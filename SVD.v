==> flow/design.v <==
`timescale 1ns/10ps
module SVD (
    clk,
    rst,
    we,
    oe,
    data_i,
    element_sel,
    ready,
    data_o_UV,
    data_o_S
);
input                clk;
input                rst;
input                we;
input                oe;
input         [1:0]  element_sel;
input         [4:0]  data_i;
output reg           ready;
output        [7:0]  data_o_UV;
output        [6:0]  data_o_S;
parameter STAND_BY   = 3'd0;
parameter DATA_IN    = 3'd1;
parameter CACULATION = 3'd2;
parameter READY      = 3'd3;
parameter DATA_OUT   = 3'd4;
parameter INPUT_0    = 2'd0;
parameter INPUT_1    = 2'd1;
parameter INPUT_2    = 2'd2;
parameter INPUT_3    = 2'd3;
parameter OUTPUT_0   = 2'd0;
parameter OUTPUT_1   = 2'd1;
parameter OUTPUT_2   = 2'd2;
parameter OUTPUT_3   = 2'd3;
wire                 next_start;
wire                 next_output_bit_sel;
wire                 finish;
reg           [2:0]  state;
reg           [2:0]  next_state;
reg                  start;
reg                  output_bit_sel;
reg           [2:0]  element_cnt;
reg           [2:0]  next_element_cnt;
reg    signed [9:0]  a0_i;
reg    signed [9:0]  a1_i;
reg    signed [9:0]  a2_i;
reg    signed [9:0]  a3_i;
reg    signed [9:0]  next_a0_i;
reg    signed [9:0]  next_a1_i;
reg    signed [9:0]  next_a2_i;
reg    signed [9:0]  next_a3_i;
reg           [7:0]  data_o_UV_r;
reg           [6:0]  data_o_S_r;
wire   signed [13:0] S0, S1, S2, S3;         
wire   signed [7:0]  U0, U1, U2, U3;
wire   signed [7:0]  V0, V1, V2, V3;
reg    signed [10:0] U[0:1][0:1],            
                     U_next[0:1][0:1],
                     V[0:1][0:1],
                     V_next[0:1][0:1];
reg    signed [17:0] S[0:1][0:1],            
                     S_next[0:1][0:1];
reg                  uv_count;
wire                 uv_count_next;
reg           [3:0]  i_count;
wire          [3:0]  i_count_next;
reg                  ref_count;
wire                 ref_count_next;
reg           [1:0]  state_c, 
                     state_c_next;
reg    signed [26:0] temp_S[0:1][0:1];
reg    signed [19:0] temp_U[0:1][0:1],
                     temp_V[0:1][0:1];
parameter UV_COUNT  = 1'd1;
parameter I_COUNT   = 4'd9;
parameter REF_COUNT = 1'd1;
parameter WAIT      = 2'd0;
parameter ROTATE    = 2'd1;
parameter MULTIPLY  = 2'd2;
parameter REFLECT   = 2'd3;
wire signed [17:0] KS  = 18'b0_0000_0000_010_111_100;
wire signed [10:0] KUV = 11'b0_0_100_110_101;
integer i, j;
assign next_start  = (element_cnt == 3'd3 && next_element_cnt == 3'd4)? 1'd1 : 1'd0;
assign next_output_bit_sel = (state == DATA_OUT || state == DATA_IN)? ~output_bit_sel : 1'd0; 
assign finish = (state == DATA_OUT && element_sel == OUTPUT_3 && output_bit_sel == 1'd1)? 1'd1 : 1'd0;
assign data_o_UV   = data_o_UV_r;
assign data_o_S   = data_o_S_r;
always@(*) begin
    case(state)
        STAND_BY:begin
            if(we == 1'd1) next_state = DATA_IN;
            else next_state = STAND_BY;
        end
        DATA_IN:begin
            if(start == 1'd1) next_state = CACULATION;
            else next_state = DATA_IN;
        end
        CACULATION:begin
            if(ready == 1'd1) next_state = READY;
            else next_state = CACULATION;
        end
        READY:begin
            if(oe == 1'd1) next_state = DATA_OUT;
            else next_state = READY;
        end
        DATA_OUT:begin
            if(finish == 1'd1) next_state = STAND_BY;
            else next_state = DATA_OUT;
        end
        default:next_state = state;
    endcase
end
always@(*) begin
    next_a0_i        = a0_i;
    next_a1_i        = a1_i;
    next_a2_i        = a2_i;
    next_a3_i        = a3_i;
    next_element_cnt = 3'd0;
    data_o_UV_r      = 8'd0;
    data_o_S_r       = 7'd0;
    case(state)
        DATA_IN:begin
            case(element_sel)
                INPUT_0: begin
                    if(output_bit_sel == 1'd0) begin
                        next_a0_i[4:0] = data_i;
                        next_element_cnt = element_cnt;
                    end
                    else begin
                        next_a0_i[9:5] = data_i;
                        next_element_cnt = element_cnt + 3'd1;
                    end
                end
                INPUT_1:begin
                    if(output_bit_sel == 1'd0) begin
                        next_a1_i[4:0] = data_i;
                        next_element_cnt = element_cnt;
                    end
                    else begin
                        next_a1_i[9:5] = data_i;
                        next_element_cnt = element_cnt + 3'd1;
                    end
                end
                INPUT_2:begin
                    if(output_bit_sel == 1'd0) begin
                        next_a2_i[4:0] = data_i;
                        next_element_cnt = element_cnt;
                    end
                    else begin
                        next_a2_i[9:5] = data_i;
                        next_element_cnt = element_cnt + 3'd1;
                    end
                end
                INPUT_3:begin 
                    if(output_bit_sel == 1'd0) begin
                        next_a3_i[4:0] = data_i;
                        next_element_cnt = element_cnt;
                    end
                    else begin
                        next_a3_i[9:5] = data_i;
                        next_element_cnt = element_cnt + 3'd1;
                    end
                end
            endcase
        end
        DATA_OUT:begin
            case(element_sel)
                OUTPUT_0: begin
                    if(output_bit_sel == 1'd0) begin
                        data_o_UV_r = U0[7:0];
                        data_o_S_r  = S0[6:0];
                    end
                    else begin
                        data_o_UV_r = V0[7:0];
                        data_o_S_r  = S0[13:7];
                    end
                end
                OUTPUT_1: begin
                    if(output_bit_sel == 1'd0) begin
                        data_o_UV_r = U1[7:0];
                        data_o_S_r  = S1[6:0];
                    end
                    else begin
                        data_o_UV_r = V1[7:0];
                        data_o_S_r  = S1[13:7];
                    end
                end
                OUTPUT_2: begin
                    if(output_bit_sel == 1'd0) begin
                        data_o_UV_r = U2[7:0];
                        data_o_S_r  = S2[6:0];
                    end
                    else begin
                        data_o_UV_r = V2[7:0];
                        data_o_S_r  = S2[13:7];
                    end
                end
                OUTPUT_3: begin
                    if(output_bit_sel == 1'd0) begin
                        data_o_UV_r = U3[7:0];
                        data_o_S_r  = S3[6:0];
                    end
                    else begin
                        data_o_UV_r = V3[7:0];
                        data_o_S_r  = S3[13:7];
                    end
                end
            endcase
        end
        default:begin
            next_a0_i        = a0_i;
            next_a1_i        = a1_i;
            next_a2_i        = a2_i;
            next_a3_i        = a3_i;
            next_element_cnt = 3'd0;
            data_o_UV_r      = 8'd0;
            data_o_S_r       = 7'd0;
        end
    endcase
end
assign uv_count_next  = (state_c == WAIT)? 1'd0: uv_count + 1'b1;
assign i_count_next   = (start == 1'd1 || (uv_count == UV_COUNT && i_count == I_COUNT))? 
                            4'd0: (uv_count == UV_COUNT)? i_count + 4'd1: i_count;
assign ref_count_next = (state_c == MULTIPLY && state_c_next == REFLECT)? 1'd0: ~ref_count;
assign ready_next = (start == 1'd1)? 1'd0: (state_c == REFLECT && ref_count == REF_COUNT)? 1'd1: ready;
assign S0 = S[0][0] >>> 4;
assign S1 = S[0][1] >>> 4;
assign S2 = S[1][0] >>> 4;
assign S3 = S[1][1] >>> 4;
assign U0 = U[0][0] >>> 3;
assign U1 = U[0][1] >>> 3;
assign U2 = U[1][0] >>> 3;
assign U3 = U[1][1] >>> 3;
assign V0 = V[0][0] >>> 3;
assign V1 = V[0][1] >>> 3;
assign V2 = V[1][0] >>> 3;
assign V3 = V[1][1] >>> 3;
always@(*) begin
    state_c_next = state_c;
    case(state_c)
        WAIT:     if(start == 1'd1) state_c_next = ROTATE;
        ROTATE:   if(uv_count == UV_COUNT && i_count == I_COUNT) state_c_next = MULTIPLY;
        MULTIPLY: state_c_next = REFLECT;
        REFLECT:  if(ref_count == REF_COUNT) state_c_next = WAIT;
    endcase
end
always@(*) begin
    S_next[0][0] = S[0][0];
    S_next[0][1] = S[0][1];
    S_next[1][0] = S[1][0];
    S_next[1][1] = S[1][1];
    U_next[0][0] = U[0][0];
    U_next[0][1] = U[0][1];
    U_next[1][0] = U[1][0];
    U_next[1][1] = U[1][1];
    V_next[0][0] = V[0][0];
    V_next[0][1] = V[0][1];
    V_next[1][0] = V[1][0];
    V_next[1][1] = V[1][1];
    case(state_c)
        WAIT: begin
            if(start == 1'd1) begin
                S_next[0][0] = $signed({ {2{a0_i[9]}}, a0_i[8:0], 7'b0 });
                S_next[0][1] = $signed({ {2{a1_i[9]}}, a1_i[8:0], 7'b0 });
                S_next[1][0] = $signed({ {2{a2_i[9]}}, a2_i[8:0], 7'b0 });
                S_next[1][1] = $signed({ {2{a3_i[9]}}, a3_i[8:0], 7'b0 });
                U_next[0][0] = 11'd512;
                U_next[0][1] = 11'd0;
                U_next[1][0] = 11'd0;
                U_next[1][1] = 11'd512;
                V_next[0][0] = 11'd512;
                V_next[0][1] = 11'd0;
                V_next[1][0] = 11'd0;
                V_next[1][1] = 11'd512;
            end
        end
        ROTATE: begin
            if(uv_count == 1'd0 && S[1][0] != $signed(18'd0)) begin  
                if(S[0][0][17] ^ S[1][0][17]) begin
                    S_next[0][0] = S[0][0] - (S[1][0] >>> i_count);
                    S_next[1][0] = S[1][0] + (S[0][0] >>> i_count);
                    S_next[0][1] = S[0][1] - (S[1][1] >>> i_count);
                    S_next[1][1] = S[1][1] + (S[0][1] >>> i_count);
                    U_next[0][0] = U[0][0] - (U[0][1] >>> i_count);
                    U_next[0][1] = U[0][1] + (U[0][0] >>> i_count);
                    U_next[1][0] = U[1][0] - (U[1][1] >>> i_count);
                    U_next[1][1] = U[1][1] + (U[1][0] >>> i_count);
                end
                else begin
                    S_next[0][0] = S[0][0] + (S[1][0] >>> i_count);
                    S_next[1][0] = S[1][0] - (S[0][0] >>> i_count);
                    S_next[0][1] = S[0][1] + (S[1][1] >>> i_count);
                    S_next[1][1] = S[1][1] - (S[0][1] >>> i_count);
                    U_next[0][0] = U[0][0] + (U[0][1] >>> i_count);
                    U_next[0][1] = U[0][1] - (U[0][0] >>> i_count);
                    U_next[1][0] = U[1][0] + (U[1][1] >>> i_count);
                    U_next[1][1] = U[1][1] - (U[1][0] >>> i_count);
                end
            end
            else if(uv_count == 1'd1 && S[0][1] != $signed(18'd0))begin
                if(S[0][0][17] ^ S[0][1][17]) begin  
                    S_next[0][0] = S[0][0] - (S[0][1] >>> i_count);
                    S_next[0][1] = S[0][1] + (S[0][0] >>> i_count);
                    S_next[1][0] = S[1][0] - (S[1][1] >>> i_count);
                    S_next[1][1] = S[1][1] + (S[1][0] >>> i_count);
                    V_next[0][0] = V[0][0] - (V[0][1] >>> i_count);
                    V_next[0][1] = V[0][1] + (V[0][0] >>> i_count);
                    V_next[1][0] = V[1][0] - (V[1][1] >>> i_count);
                    V_next[1][1] = V[1][1] + (V[1][0] >>> i_count);
                end
                else begin
                    S_next[0][0] = S[0][0] + (S[0][1] >>> i_count);
                    S_next[0][1] = S[0][1] - (S[0][0] >>> i_count);
                    S_next[1][0] = S[1][0] + (S[1][1] >>> i_count);
                    S_next[1][1] = S[1][1] - (S[1][0] >>> i_count);
                    V_next[0][0] = V[0][0] + (V[0][1] >>> i_count);
                    V_next[0][1] = V[0][1] - (V[0][0] >>> i_count);
                    V_next[1][0] = V[1][0] + (V[1][1] >>> i_count);
                    V_next[1][1] = V[1][1] - (V[1][0] >>> i_count);
                end
            end
        end
        MULTIPLY: begin
            temp_S[0][0] = KS * S[0][0];
            temp_S[0][1] = KS * S[0][1];
            temp_S[1][0] = KS * S[1][0];
            temp_S[1][1] = KS * S[1][1];
            temp_U[0][0] = KUV * U[0][0];
            temp_U[0][1] = KUV * U[0][1];
            temp_U[1][0] = KUV * U[1][0];
            temp_U[1][1] = KUV * U[1][1];
            temp_V[0][0] = KUV * V[0][0];
            temp_V[0][1] = KUV * V[0][1];
            temp_V[1][0] = KUV * V[1][0];
            temp_V[1][1] = KUV * V[1][1];
            S_next[0][0] = temp_S[0][0] >>> 9; 
            S_next[0][1] = temp_S[0][1] >>> 9; 
            S_next[1][0] = temp_S[1][0] >>> 9; 
            S_next[1][1] = temp_S[1][1] >>> 9; 
            U_next[0][0] = temp_U[0][0] >>> 9; 
            U_next[0][1] = temp_U[0][1] >>> 9; 
            U_next[1][0] = temp_U[1][0] >>> 9; 
            U_next[1][1] = temp_U[1][1] >>> 9; 
            V_next[0][0] = temp_V[0][0] >>> 9; 
            V_next[0][1] = temp_V[0][1] >>> 9; 
            V_next[1][0] = temp_V[1][0] >>> 9; 
            V_next[1][1] = temp_V[1][1] >>> 9; 
        end
        REFLECT: begin
            if(S[ref_count][ref_count][17] == 1'd1) begin
                S_next[0][ref_count] = $signed(~S[0][ref_count] + 18'd1);
                S_next[1][ref_count] = $signed(~S[1][ref_count] + 18'd1);
                V_next[0][ref_count] = $signed(~V[0][ref_count] + 11'd1);
                V_next[1][ref_count] = $signed(~V[1][ref_count] + 11'd1);
            end
        end
    endcase
end
always@(posedge clk or negedge rst) begin
	if(!rst) begin
        state           <= STAND_BY;
        start           <= 1'd0;
        element_cnt     <= 3'd0;
        output_bit_sel  <= 1'd0;
        a0_i            <= 10'd0;
        a1_i            <= 10'd0;
        a2_i            <= 10'd0;
        a3_i            <= 10'd0;
        for(i = 0; i != 2; i = i + 1) begin
            for(j = 0; j != 2; j = j + 1) begin
                S[i][j] <= 18'd0;
                U[i][j] <= 11'd0;
                V[i][j] <= 11'd0;
            end
        end
        ready           <= 1'd1;
        uv_count        <= 1'd0;
        i_count         <= 4'd0;
        ref_count       <= 1'd0;
        state_c         <= WAIT;
	end
	else begin
        state           <= next_state;
        start           <= next_start;
        element_cnt     <= next_element_cnt;
        output_bit_sel  <= next_output_bit_sel;
        a0_i            <= next_a0_i;
        a1_i            <= next_a1_i;
        a2_i            <= next_a2_i;
        a3_i            <= next_a3_i;
        for(i = 0; i != 2; i = i + 1) begin
            for(j = 0; j != 2; j = j + 1) begin
                S[i][j] <= S_next[i][j];
                U[i][j] <= U_next[i][j];
                V[i][j] <= V_next[i][j];
            end
        end
        ready           <= ready_next;
        uv_count        <= uv_count_next;
        i_count         <= i_count_next;
        ref_count       <= ref_count_next;
        state_c         <= state_c_next;
	end
end
endmodule
[Reports on SVD]
What the tools print for SVD, step after step.
Line numbers count from 1 in the design file above.
Operators carry their Yosys type and port widths (W data, S select, Z words).
Cell names lack the library's common part.
A cell with n/a has no value.
Design
  design top: SVD
  clock input: clk
  library: sky130hd
  library corner: tt_025C_1v80

[After elaboration]
Yosys after proc, flatten, opt, wreduce and memory -nomap, before mapping. Print and check cells are not counted. Equal cells are merged and count once.
Storage and ports
  word-level cells: 322
  clocked read ports x word width: 0
  output and inout bits: 16
  bits in writable memories: 0
  memories kept: 0
  bits of input ports: 11
  register bits: 217
  latch bits: 0
  ROM bits: 0
Operators by class
  equal/unequal tests: 38
  $add $sub $neg: 41
  shifts and indexed selects: 12
  divide/modulo/power cells: 0
  bitwise gates (word level): 14
  $mul: 12
  magnitude comparators: 0
  muxes and demuxes: 128
  reductions and logical operators: 48
Operators by type and width (number)
  $mul A10 B11 Y20 const A: 8
  $mul A7 B18 Y25 const A: 4
  $mux W18: 33
  $pmux W18 S4: 6
  $mux W11: 34
  $pmux W11 S4: 5
  $add A18 B18 Y18: 8
  $sub A18 B18 Y18: 8
  $pmux W11 S3: 4
  $pmux W18 S2: 3
  $add A11 B11 Y11: 8
  $sub A11 B11 Y11: 8
  $sshr A11 B4 Y11: 8
  $sshr A18 B4 Y18: 4
  $pmux W11 S2: 3
  $mux W10: 4
  $mux W8: 5
  $add A18 B1 Y18 const B: 2
  $not A18 Y18: 2
  $reduce_bool A18 Y1: 2
  $mux W7: 5
  $pmux W8 S4: 1
  $pmux W7 S4: 1
  $reduce_and A3 Y1: 9
  $ne A2 B2 Y1 const B: 13
  $reduce_or A3 Y1: 8
  $add A11 B1 Y11 const B: 2
  $not A11 Y11: 2
Other operator kinds: 31; their cells: 93.

[Logic depth]
Yosys ltp: most cells in a row. Word level: on the elaborated netlist, between registers, memories and ports. Mapped: between sequential cells and ports; inverters and the memories' decode and read muxes count.
Depth
  word-level depth: 12
  ABC_AREA: 0
  mapped depth: 37
  depth with buffers taken out: 29

[Synthesis result]
Source: synth_stat.txt of the flow (Yosys; design flattened, memories mapped). It holds for the ABC_AREA given above (unset counts as 0); a run with the other value may have another netlist.
Totals and module areas in this step are rounded.
Mapped netlist
  mapped flip-flops: 221
  cell count: 6135
  area of sequential cells: 5500 um^2
  cell area after synthesis: 53000 um^2
  buffers: 277
Cells by type
  ha_1: number 776, area in all 9.71E+03 um^2
  fa_1: number 428, area in all 8.57E+03 um^2
  dfrtp_1: number 218, area in all 5.46E+03 um^2
  xnor2_1: number 358, area in all 3.14E+03 um^2
  inv_1: number 693, area in all 2.6E+03 um^2
  mux4_2: number 95, area in all 2.14E+03 um^2
  a21oi_1: number 410, area in all 2.05E+03 um^2
  mux2i_1: number 205, area in all 2.05E+03 um^2
  nor2_1: number 495, area in all 1.86E+03 um^2
  nand2_1: number 453, area in all 1.7E+03 um^2
  xor2_1: number 187, area in all 1.64E+03 um^2
  o21ai_0: number 321, area in all 1.61E+03 um^2
  mux2_2: number 78, area in all 878.342 um^2
  a221oi_1: number 82, area in all 718.189 um^2
  clkbuf_1: number 189, area in all 709.43 um^2
  a21o_1: number 78, area in all 585.562 um^2
  nor3_1: number 88, area in all 440.422 um^2
  nand3_1: number 86, area in all 430.413 um^2
Not listed: further types 84, cells in them 895.

[Path before layout]
Source: OpenSTA report_checks on the synthesized netlist (no wires, ideal clock, input and output delay 20% of the period each), path of least setup slack; recovery checks are left aside. Register names are those of the netlist, which keeps one name where synthesis merged equal registers.
Timing after synthesis
  kind: register to register
  start: register i_count[3]
  end: register S
  data arrival time: 6.923 ns
  launch time at the first pin: 0.000 ns
  period: 7.29 ns
  path delay: 7.049 ns
  slack: 0.240 ns
  data required time: 7.164 ns
  buffers on the path: 7
  driving pins on the path: 33
  setup time: 0.126 ns
  period reached after synthesis: 7.05 ns
"path delay" is the arrival time less input delay plus setup time.
"driving pins on the path" counts driving pins, that of a launching flip-flop among them; a cell with two outputs on the path counts twice.
"period reached after synthesis" is the clock period less the worst setup slack; recovery checks do not enter. This is arithmetic on one report: input and output delays are still those of the set period (20% each).
Where an end lacks its bit number, it is one bit of the signal, or one of the new flip-flops if synthesis recoded a state register.
The rows between start and end are the longest chain of elaborated cells between them; the timing report does not say that the signal goes this way. Where chains are equally long, one stands for them.
Each line given opens the expression or statement behind the cell; cells for indexed reads and writes are added by Yosys, which also makes memories of some case tables.
Between the ends, after synthesis
  cell sequence: dfrtp_1 buf_2 inv_2 buf_2 clkbuf_1 buf_2 buf_1 buf_1 clkbuf_1 o211ai_1 o31ai_1 ha_1 inv_1 o32ai_1 nor2_1 xnor2_1 nor2b_1 a21boi_0 o22ai_1 a32oi_1 xnor2_1 nor2_1 a21oi_1 ha_1 a41o_1 o41a_1 a21oi_1 o21ai_0 a21o_1 a21oi_1 xor2_1 mux2i_1 a311o_1
  cells in the longest elaborated chain: 6
  elaborated cells on any way between the ends: 11
  classes of those cells: add/sub: 4; shift: 2; mux: 5
RTL lines, path after synthesis
  from (decl): RTL line 65  | reg           [3:0]  i_count;
  from (assign): RTL line 379  | i_count         <= 4'd0;
  from (assign): RTL line 401  | i_count         <= i_count_next;
  $sshr A18 B4 Y18: RTL line 314  | S_next[0][1] = S[0][1] - (S[0][0] >>> i_count);
  $sub A18 B18 Y18: RTL line 314
  $mux W18: RTL line 302  | if(S[0][0][17] ^ S[0][1][17]) begin
  $mux W18: RTL line 301  | else if(uv_count == 1'd1 && S[0][1] != $signed(18'd0))begin
  $mux W18: RTL line 279  | if(uv_count == 1'd0 && S[1][0] != $signed(18'd0)) begin
  $pmux W18 S4: RTL line 261  | case(state_c)
  to (assign): RTL line 372  | S[i][j] <= 18'd0;
  to (assign): RTL line 394  | S[i][j] <= S_next[i][j];
  to (decl): RTL line 61  | reg    signed [17:0] S[0:1][0:1],

[Timing after layout]
From the final timing report of run 1: the path of least setup slack in the routed layout; clock arrival at registers is part of the times.
Timing post-layout
  kind: register to register
  start: register i_count[0]
  end: register S
  period: 4.48 ns
  driving pins on the path: 26
  data required time: 5.00 ns
  launch time at the first pin: 0.58 ns
  data arrival time: 6.24 ns
  buffers on the path: 4
  setup time: 0.07 ns
  slack: -1.24 ns
Where an end lacks its bit number, it is one bit of the signal, or one of the new flip-flops if synthesis recoded a state register.
The rows between start and end are the longest chain of elaborated cells between them; the timing report does not say that the signal goes this way. Where chains are equally long, one stands for them.
Between the ends, post-layout
  cell sequence: dfrtp_4 buf_12 buf_6 mux4_2 mux4_2 buf_4 nor4b_4 a311oi_4 a21oi_2 buf_4 nand2_4 xnor2_2 nor2_1 a31oi_2 ha_1 a21boi_2 o21ai_1 nand2b_1 a21o_1 a41oi_2 a211o_1 o21bai_1 xor2_1 a21oi_2 a211o_1 o21ai_2
  cells in the longest elaborated chain: 6
  elaborated cells on any way between the ends: 11
  classes of those cells: add/sub: 4; shift: 2; mux: 5
RTL lines, path post-layout
  from (decl): RTL line 65  | reg           [3:0]  i_count;
  from (assign): RTL line 379  | i_count         <= 4'd0;
  from (assign): RTL line 401  | i_count         <= i_count_next;
  $sshr A18 B4 Y18: RTL line 315  | S_next[1][0] = S[1][0] + (S[1][1] >>> i_count);
  $add A18 B18 Y18: RTL line 315
  $mux W18: RTL line 302  | if(S[0][0][17] ^ S[0][1][17]) begin
  $mux W18: RTL line 301  | else if(uv_count == 1'd1 && S[0][1] != $signed(18'd0))begin
  $mux W18: RTL line 279  | if(uv_count == 1'd0 && S[1][0] != $signed(18'd0)) begin
  $pmux W18 S4: RTL line 261  | case(state_c)
  to (assign): RTL line 372  | S[i][j] <= 18'd0;
  to (assign): RTL line 394  | S[i][j] <= S_next[i][j];
  to (decl): RTL line 61  | reg    signed [17:0] S[0:1][0:1],

--- measured runs ---
Measured data: module SVD, platform sky130hd, 2 stored runs of the flow under differing settings, order arbitrary. Input and output delays are each 20% of the period that was set; the output load is 0.01 pF.
"achieved period" is the run's clock period less its worst setup slack. It is reckoned from that one timing run; input and output delays stay at 20% of the period that was set.
"critical path time" is the time allowed to the run's worst setup path (the clock period less input and output delay, where it has them) less its slack. Clock arrival times count: a late capture clock shortens it, a late launch clock lengthens it.
"total power of the final layout" rests on the timing tool's default activity at the inputs, not on a simulated workload.
The measured numbers are rounded.

==> run 1: settings <==
{ "period_ns": 4.48, "CAP_MARGIN": 20, "CORE_MARGIN": 2, "CORE_UTILIZATION": 40, "SLEW_MARGIN": 20 }
==> run 1: results <==
achieved period: 5.719 ns
full die area: 130,000 um^2
mapped cell area after synthesis: 53,000 um^2
total negative setup slack: -65 ns
critical path time: 5.72 ns
kind of the worst setup path: register to register
smallest setup slack: -1.2 ns
post-layout utilization: 56%
total power of the final layout: 0.064 W
standard-cell area of the final layout: 73,000 um^2

==> run 2: settings <==
{ "period_ns": 5.87, "CORE_UTILIZATION": 63, "SETUP_SLACK_MARGIN": 1.21, "PLACE_DENSITY_LB_ADDON": 0.21, "CORE_ASPECT_RATIO": 1.33, "CORE_MARGIN": 7, "CELL_PAD_IN_SITES_GLOBAL_PLACEMENT": 2, "TNS_END_PERCENT": 95, "ABC_AREA": 1, "CTS_CLUSTER_SIZE": 82, "CAP_MARGIN": 20, "SLEW_MARGIN": 20 }
==> run 2: results <==
no final report: placement broke off with FLW-0024
--- end ---
